==> flow/design.v <==
module MemFifo(
  input         clock,
  input         reset,
  output        io_enq_ready,
  input         io_enq_valid,
  input         io_enq_bits_sign,
  input  [7:0]  io_enq_bits_exponent,
  input  [22:0] io_enq_bits_significand,
  input         io_deq_ready,
  output        io_deq_valid,
  output        io_deq_bits_sign,
  output [7:0]  io_deq_bits_exponent,
  output [22:0] io_deq_bits_significand
);
  reg  mem_sign [0:13];  
  wire  mem_sign_data_en;  
  wire [3:0] mem_sign_data_addr;  
  wire  mem_sign_data_data;  
  wire  mem_sign_MPORT_data;  
  wire [3:0] mem_sign_MPORT_addr;  
  wire  mem_sign_MPORT_mask;  
  wire  mem_sign_MPORT_en;  
  reg  mem_sign_data_en_pipe_0;
  reg [3:0] mem_sign_data_addr_pipe_0;
  reg [7:0] mem_exponent [0:13];  
  wire  mem_exponent_data_en;  
  wire [3:0] mem_exponent_data_addr;  
  wire [7:0] mem_exponent_data_data;  
  wire [7:0] mem_exponent_MPORT_data;  
  wire [3:0] mem_exponent_MPORT_addr;  
  wire  mem_exponent_MPORT_mask;  
  wire  mem_exponent_MPORT_en;  
  reg  mem_exponent_data_en_pipe_0;
  reg [3:0] mem_exponent_data_addr_pipe_0;
  reg [22:0] mem_significand [0:13];  
  wire  mem_significand_data_en;  
  wire [3:0] mem_significand_data_addr;  
  wire [22:0] mem_significand_data_data;  
  wire [22:0] mem_significand_MPORT_data;  
  wire [3:0] mem_significand_MPORT_addr;  
  wire  mem_significand_MPORT_mask;  
  wire  mem_significand_MPORT_en;  
  reg  mem_significand_data_en_pipe_0;
  reg [3:0] mem_significand_data_addr_pipe_0;
  reg [3:0] readPtr;  
  wire [3:0] _nextVal_T_2 = readPtr + 4'h1;  
  wire [3:0] nextRead = readPtr == 4'hd ? 4'h0 : _nextVal_T_2;  
  reg [1:0] stateReg;  
  reg  emptyReg;  
  wire  _T_3 = ~emptyReg;  
  wire  _GEN_26 = io_deq_ready & _T_3;  
  wire  _GEN_45 = 2'h1 == stateReg ? _GEN_26 : 2'h2 == stateReg & _GEN_26;  
  wire  incrRead = 2'h0 == stateReg ? _T_3 : _GEN_45;  
  reg [3:0] writePtr;  
  wire [3:0] _nextVal_T_5 = writePtr + 4'h1;  
  wire [3:0] nextWrite = writePtr == 4'hd ? 4'h0 : _nextVal_T_5;  
  reg  fullReg;  
  wire  _T = ~fullReg;  
  wire  incrWrite = io_enq_valid & ~fullReg;  
  reg  shadowReg_sign;  
  reg [7:0] shadowReg_exponent;  
  reg [22:0] shadowReg_significand;  
  wire  _GEN_9 = incrWrite ? 1'h0 : emptyReg;  
  wire  _GEN_10 = incrWrite ? nextWrite == readPtr : fullReg;  
  wire  _GEN_16 = ~emptyReg ? 1'h0 : _GEN_10;  
  wire  _GEN_17 = ~emptyReg ? nextRead == writePtr : _GEN_9;  
  wire [1:0] _GEN_19 = _T_3 ? 2'h1 : 2'h0;  
  wire  _GEN_24 = io_deq_ready ? _GEN_16 : _GEN_10;  
  wire  _GEN_25 = io_deq_ready ? _GEN_17 : _GEN_9;  
  wire [1:0] _GEN_34 = io_deq_ready ? _GEN_19 : stateReg;  
  wire  _GEN_40 = 2'h2 == stateReg ? _GEN_25 : _GEN_9;  
  wire  _GEN_44 = 2'h1 == stateReg ? _GEN_25 : _GEN_40;  
  wire  _GEN_51 = 2'h0 == stateReg ? _GEN_17 : _GEN_44;  
  wire  _io_deq_bits_T = stateReg == 2'h1;  
  assign mem_sign_data_en = mem_sign_data_en_pipe_0;
  assign mem_sign_data_addr = mem_sign_data_addr_pipe_0;
  assign mem_sign_data_data = mem_sign[mem_sign_data_addr];  
  assign mem_sign_MPORT_data = io_enq_bits_sign;
  assign mem_sign_MPORT_addr = writePtr;
  assign mem_sign_MPORT_mask = 1'h1;
  assign mem_sign_MPORT_en = io_enq_valid & _T;
  assign mem_exponent_data_en = mem_exponent_data_en_pipe_0;
  assign mem_exponent_data_addr = mem_exponent_data_addr_pipe_0;
  assign mem_exponent_data_data = mem_exponent[mem_exponent_data_addr];  
  assign mem_exponent_MPORT_data = io_enq_bits_exponent;
  assign mem_exponent_MPORT_addr = writePtr;
  assign mem_exponent_MPORT_mask = 1'h1;
  assign mem_exponent_MPORT_en = io_enq_valid & _T;
  assign mem_significand_data_en = mem_significand_data_en_pipe_0;
  assign mem_significand_data_addr = mem_significand_data_addr_pipe_0;
  assign mem_significand_data_data = mem_significand[mem_significand_data_addr];  
  assign mem_significand_MPORT_data = io_enq_bits_significand;
  assign mem_significand_MPORT_addr = writePtr;
  assign mem_significand_MPORT_mask = 1'h1;
  assign mem_significand_MPORT_en = io_enq_valid & _T;
  assign io_enq_ready = ~fullReg;  
  assign io_deq_valid = _io_deq_bits_T | stateReg == 2'h2;  
  assign io_deq_bits_sign = stateReg == 2'h1 ? mem_sign_data_data : shadowReg_sign;  
  assign io_deq_bits_exponent = stateReg == 2'h1 ? mem_exponent_data_data : shadowReg_exponent;  
  assign io_deq_bits_significand = stateReg == 2'h1 ? mem_significand_data_data : shadowReg_significand;  
  always @(posedge clock) begin
    if (mem_sign_MPORT_en & mem_sign_MPORT_mask) begin
      mem_sign[mem_sign_MPORT_addr] <= mem_sign_MPORT_data;  
    end
    mem_sign_data_en_pipe_0 <= 1'h1;
    if (1'h1) begin
      mem_sign_data_addr_pipe_0 <= readPtr;
    end
    if (mem_exponent_MPORT_en & mem_exponent_MPORT_mask) begin
      mem_exponent[mem_exponent_MPORT_addr] <= mem_exponent_MPORT_data;  
    end
    mem_exponent_data_en_pipe_0 <= 1'h1;
    if (1'h1) begin
      mem_exponent_data_addr_pipe_0 <= readPtr;
    end
    if (mem_significand_MPORT_en & mem_significand_MPORT_mask) begin
      mem_significand[mem_significand_MPORT_addr] <= mem_significand_MPORT_data;  
    end
    mem_significand_data_en_pipe_0 <= 1'h1;
    if (1'h1) begin
      mem_significand_data_addr_pipe_0 <= readPtr;
    end
    if (reset) begin  
      readPtr <= 4'h0;  
    end else if (incrRead) begin  
      if (readPtr == 4'hd) begin  
        readPtr <= 4'h0;
      end else begin
        readPtr <= _nextVal_T_2;
      end
    end
    if (reset) begin  
      stateReg <= 2'h0;  
    end else if (2'h0 == stateReg) begin  
      if (~emptyReg) begin  
        stateReg <= 2'h1;  
      end
    end else if (2'h1 == stateReg) begin  
      if (io_deq_ready) begin  
        stateReg <= _GEN_19;
      end else begin
        stateReg <= 2'h2;  
      end
    end else if (2'h2 == stateReg) begin  
      stateReg <= _GEN_34;
    end
    emptyReg <= reset | _GEN_51;  
    if (reset) begin  
      writePtr <= 4'h0;  
    end else if (incrWrite) begin  
      if (writePtr == 4'hd) begin  
        writePtr <= 4'h0;
      end else begin
        writePtr <= _nextVal_T_5;
      end
    end
    if (reset) begin  
      fullReg <= 1'h0;  
    end else if (2'h0 == stateReg) begin  
      fullReg <= _GEN_16;
    end else if (2'h1 == stateReg) begin  
      fullReg <= _GEN_24;
    end else if (2'h2 == stateReg) begin  
      fullReg <= _GEN_24;
    end else begin
      fullReg <= _GEN_10;
    end
    if (!(2'h0 == stateReg)) begin  
      if (2'h1 == stateReg) begin  
        if (!(io_deq_ready)) begin  
          shadowReg_sign <= mem_sign_data_data;  
        end
      end
    end
    if (!(2'h0 == stateReg)) begin  
      if (2'h1 == stateReg) begin  
        if (!(io_deq_ready)) begin  
          shadowReg_exponent <= mem_exponent_data_data;  
        end
      end
    end
    if (!(2'h0 == stateReg)) begin  
      if (2'h1 == stateReg) begin  
        if (!(io_deq_ready)) begin  
          shadowReg_significand <= mem_significand_data_data;  
        end
      end
    end
  end
endmodule
# == Tool chain data of MemFifo ==
# The steps from the RTL of MemFifo to its reports follow in flow order.
# Line numbers count from 1 in the design file above.
# Not given: --
# setup
top_module,MemFifo
clk_port,clock
library,sky130hd
lib_corner,tt_025C_1v80

# == Word level ==
# Source: Yosys, flattened and elaborated, memories not mapped. Widths are those after wreduce. Registers that Yosys merges into a memory's read port (data or address) are not register bits. Print and check cells do not count.
# Yosys's memory passes give these memory sizes; they may raise the number of words (mostly to a power of two), join words into wider ones and drop unused or constant bits.
# word_totals
output_inout_bits,34
elab_cells,67
in_bits,36
clocked_rd_ports_x_width,32
memories,3
ff_bits,44
mem_bits_rw,448
# classes
eq_ne,9
n_logic,9
mux,31
reduce_and_logical,5
addsub,2
# mem_list
memory,size,word_bits,rd,wr,line_no,text
mem_significand,14,23,1,1,35,reg [22:0] mem_significand [0:13];
mem_exponent,14,8,1,1,25,reg [7:0] mem_exponent [0:13];
mem_sign,14,1,1,1,15,reg  mem_sign [0:13];
# ops
operator,n
2-to-1 mux 23 bit,2
2-to-1 mux 1 bit,18
2-to-1 mux 8 bit,2
2-to-1 mux 4 bit,3
2-to-1 mux 2 bit,6
adder 4 x 1 -> 4 bit with constant B,2
equality test 4 bit,2
equality test 4 bit with constant B,2
AND reduction 3 bit,2
nonzero test 3 bit,2
inverter 1 bit,4
AND 1 bit,3
OR 1 bit,2
equality test 1 x 2 -> 1 bit with constant A,1
equality test 2 x 1 -> 1 bit with constant B,1
equality test 2 bit with constant A,1
equality test 2 bit with constant B,1
inequality test 2 bit with constant B,1
logical NOT 2 bit,1

# == Logic depth ==
# Depth = most cells in a row (Yosys ltp): at word level without a register or memory, in the mapped netlist without a sequential cell, where the memories' decode and read muxes count.
# depth
word_depth,9
abc_area,0
depth_mapped,7
mapped_depth_nobuf,4

# == Netlist ==
# Source: synth_stat.txt of the flow (Yosys; design flattened, memories mapped). It holds for the ABC_AREA given above (unset counts as 0); a run with the other value may have another netlist.
# The area totals of this step are shown rounded.
# mapped
synth_area_um2,20000
n_buf,74
cells,1082
ffs,497
sequential_area_um2,15000
# types
cell_type,n,type_area_um2
sky130_fd_sc_hd__edfxtp_1,480,1.44E+04
sky130_fd_sc_hd__mux4_2,32,720.691
sky130_fd_sc_hd__mux2_2,62,698.17
sky130_fd_sc_hd__mux2i_1,64,640.614
sky130_fd_sc_hd__nand2b_1,101,631.856
sky130_fd_sc_hd__mux2_4,28,420.403
sky130_fd_sc_hd__o211ai_1,48,360.346
sky130_fd_sc_hd__o221a_1,32,360.346
sky130_fd_sc_hd__dfxtp_1,17,340.326
sky130_fd_sc_hd__a32oi_2,14,227.718
sky130_fd_sc_hd__o211ai_2,17,212.704
sky130_fd_sc_hd__buf_6,17,191.434
sky130_fd_sc_hd__a32oi_1,18,157.651
sky130_fd_sc_hd__clkbuf_1,33,123.869
sky130_fd_sc_hd__mux2_1,7,78.826
sky130_fd_sc_hd__buf_2,15,75.072
sky130_fd_sc_hd__nor3_1,11,55.053
sky130_fd_sc_hd__buf_4,7,52.55
# Other cell types: 28; their cells: 79.

# == Timing after synthesis ==
# Path of least setup slack by OpenSTA after synthesis, without wires, with an ideal clock, recovery checks aside; 20% of the period is set as input and as output delay. Where synthesis merged equal registers, the netlist keeps one of their names.
# synth_timing
path_type,input to register
start,in io_enq_valid
end,mem mem_exponent[1][0]
setup_slack_ns,1.754
path_delay_ns,3.790
period_ns,6.93
setup_ns,0.502
launch_ns,1.386
stages,2
arrival_time_ns,4.674
input_delay_ns,1.386
n_path_buf,0
t_required_ns,6.428
period_less_setup_slack_ns,5.176
# "path_delay_ns" is the arrival time less input delay plus setup time.
# "stages": output pins that drive a net of the path, with the launching flip-flop's if there is one; two outputs of one cell count as two.
# "period_less_setup_slack_ns" is the clock period less the worst setup slack; recovery checks do not enter. This is arithmetic on one report: input and output delays are still those of the set period (20% each).
# The rows between start and end are the longest chain of elaborated cells between them; the timing report does not say that the signal goes this way. Where chains are equally long, one stands for them.
# A line is the first line of the expression or statement that the cell stems from. Yosys adds cells for indexed reads and writes and turns some case tables into memories.
# The path ends at the enable pin of a flip-flop; only ways to that pin are counted.
# synth_via
cell_sequence,sky130_fd_sc_hd__nand3_1 -> sky130_fd_sc_hd__nor4_1
elab_chain_len,2
cells_between,3
cone_classes,mux (2); logic (1)
# synth_lines
item,line_no,text
start: declaration,5,"input         io_enq_valid,"
AND 1 bit,88,assign mem_exponent_MPORT_en = io_enq_valid & _T;
2-to-1 mux 4 bit,109,if (mem_exponent_MPORT_en & mem_exponent_MPORT_mask) begin
end: declaration,25,reg [7:0] mem_exponent [0:13];

# == Worst path after layout ==
# Path of least setup slack in the final report of entry A (OpenROAD, finished layout, wires in). Where an end is a register, its clock arrival counts in the times.
# layout_timing
path_type,register to output
start,reg (name not given)
end,out io_deq_bits_sign
period_ns,4.09
out_delay_ns,0.82
arrival_time_ns,3.05
t_required_ns,3.27
n_path_buf,2
launch_ns,0.60
setup_slack_ns,0.22
stages,7
# layout_via
cell_sequence,sky130_fd_sc_hd__dfxtp_4 -> sky130_fd_sc_hd__buf_4 -> sky130_fd_sc_hd__mux4_2 -> sky130_fd_sc_hd__nand2b_1 -> sky130_fd_sc_hd__a32oi_1 -> sky130_fd_sc_hd__mux2_2 -> sky130_fd_sc_hd__clkdlybuf4s50_1
# layout_lines
item,line_no,text
end: declaration,11,"output        io_deq_bits_sign,"
# Chain of elaborated cells between the ends: none given.
# Some nets on the timed path still bear RTL names; the line given drives or declares the net.
# layout_named_nets
net,line_no,text
mem_sign_data_data,18,wire  mem_sign_data_data;

Design MemFifo on sky130hd. What follows are 2 stored runs of the flow, each under its own settings; their order means nothing. The constraints put input and output delay at 20% of the set period each and load the outputs with 0.01 pF.
"achievedPeriod_ns": clock period set for the run, less the worst setup slack. It is reckoned from that one timing run; input and output delays stay at 20% of the period that was set.
"worstPathTime_ns" = time allowed to the worst setup path (clock period - input delay - output delay, where it has them) - its slack; a late launch clock adds to it, a late capture clock takes from it.
"final_power_uw" rests on the timing tool's default activity at the inputs, not on a simulated workload.
Measured values are rounded.

Entry A, flow files:
==> flow/run.sh <==
#!/bin/bash
# the make line also repeats the synthesis and layout settings of config.mk as NAME=value (left out here)
make -C /OpenROAD-flow-scripts/flow DESIGN_CONFIG=/design/flow/config.mk WORK_HOME=/design/flow/orfs CLKGATE_MAP_FILE= finish
==> flow/config.mk <==
export PLATFORM = sky130hd
export DESIGN_NAME = MemFifo
export DESIGN_NICKNAME = MemFifo
export VERILOG_FILES = /design/flow/design.v
export SDC_FILE = /design/flow/constraint.sdc
export NUM_CORES = 4
export LEC_CHECK = 0
export CAP_MARGIN = 20
export CELL_PAD_IN_SITES_DETAIL_PLACEMENT = 0
export CELL_PAD_IN_SITES_GLOBAL_PLACEMENT = 1
export CORE_ASPECT_RATIO = 1.3
export CORE_MARGIN = 2
export CORE_UTILIZATION = 22
export CTS_CLUSTER_DIAMETER = 184
export GPL_ROUTABILITY_DRIVEN = 0
export PLACE_DENSITY_LB_ADDON = 0.09
export SLEW_MARGIN = 20
export TNS_END_PERCENT = 100
==> flow/constraint.sdc <==
create_clock -name core_clock -period 4.09 [get_ports {clock}]
set_input_delay 0.8180 -clock core_clock [delete_from_list [all_inputs] [get_ports {clock}]]
set_output_delay 0.8180 -clock core_clock [all_outputs]
set_load 0.01 [all_outputs]

==> results of entry A, as CSV <==
result,value
synthArea_um2,20000
final_die_area_um2,94000
final_cell_area_um2,24000
util_pct,27
timing.setup.ws_ns,0.22
tns_ns,0.000
fin_hold_ws_ns,0.49
final_power_uw,11000
achievedPeriod_ns,3.865
worstPathTime_ns,3.05
critical_path_kind,"register to output"

Entry B, flow files:
==> flow/run.sh <==
#!/bin/bash
# the make line also repeats the synthesis and layout settings of config.mk as NAME=value (left out here)
make -C /OpenROAD-flow-scripts/flow DESIGN_CONFIG=/design/flow/config.mk WORK_HOME=/design/flow/orfs CLKGATE_MAP_FILE= finish
==> flow/config.mk <==
export PLATFORM = sky130hd
export DESIGN_NAME = MemFifo
export DESIGN_NICKNAME = MemFifo
export VERILOG_FILES = /design/flow/design.v
export SDC_FILE = /design/flow/constraint.sdc
export NUM_CORES = 4
export LEC_CHECK = 0
export ABC_AREA = 1
export CAP_MARGIN = 30
export CELL_PAD_IN_SITES_GLOBAL_PLACEMENT = 0
export CORE_ASPECT_RATIO = 1.77
export CORE_MARGIN = 10
export CORE_UTILIZATION = 24
export CTS_CLUSTER_DIAMETER = 84
export CTS_CLUSTER_SIZE = 48
export PLACE_DENSITY = 0.85
export SLEW_MARGIN = 25
export TNS_END_PERCENT = 70
==> flow/constraint.sdc <==
create_clock -name core_clock -period 5.26 [get_ports {clock}]
set_input_delay 1.0520 -clock core_clock [delete_from_list [all_inputs] [get_ports {clock}]]
set_output_delay 1.0520 -clock core_clock [all_outputs]
set_load 0.01 [all_outputs]

==> results of entry B, as CSV <==
result,value
synthArea_um2,20000
final_die_area_um2,97000
final_cell_area_um2,23000
util_pct,27
timing.setup.ws_ns,0.97
tns_ns,0.000
fin_hold_ws_ns,0.40
final_power_uw,6900
achievedPeriod_ns,4.286
worstPathTime_ns,3.23
critical_path_kind,"register to output"
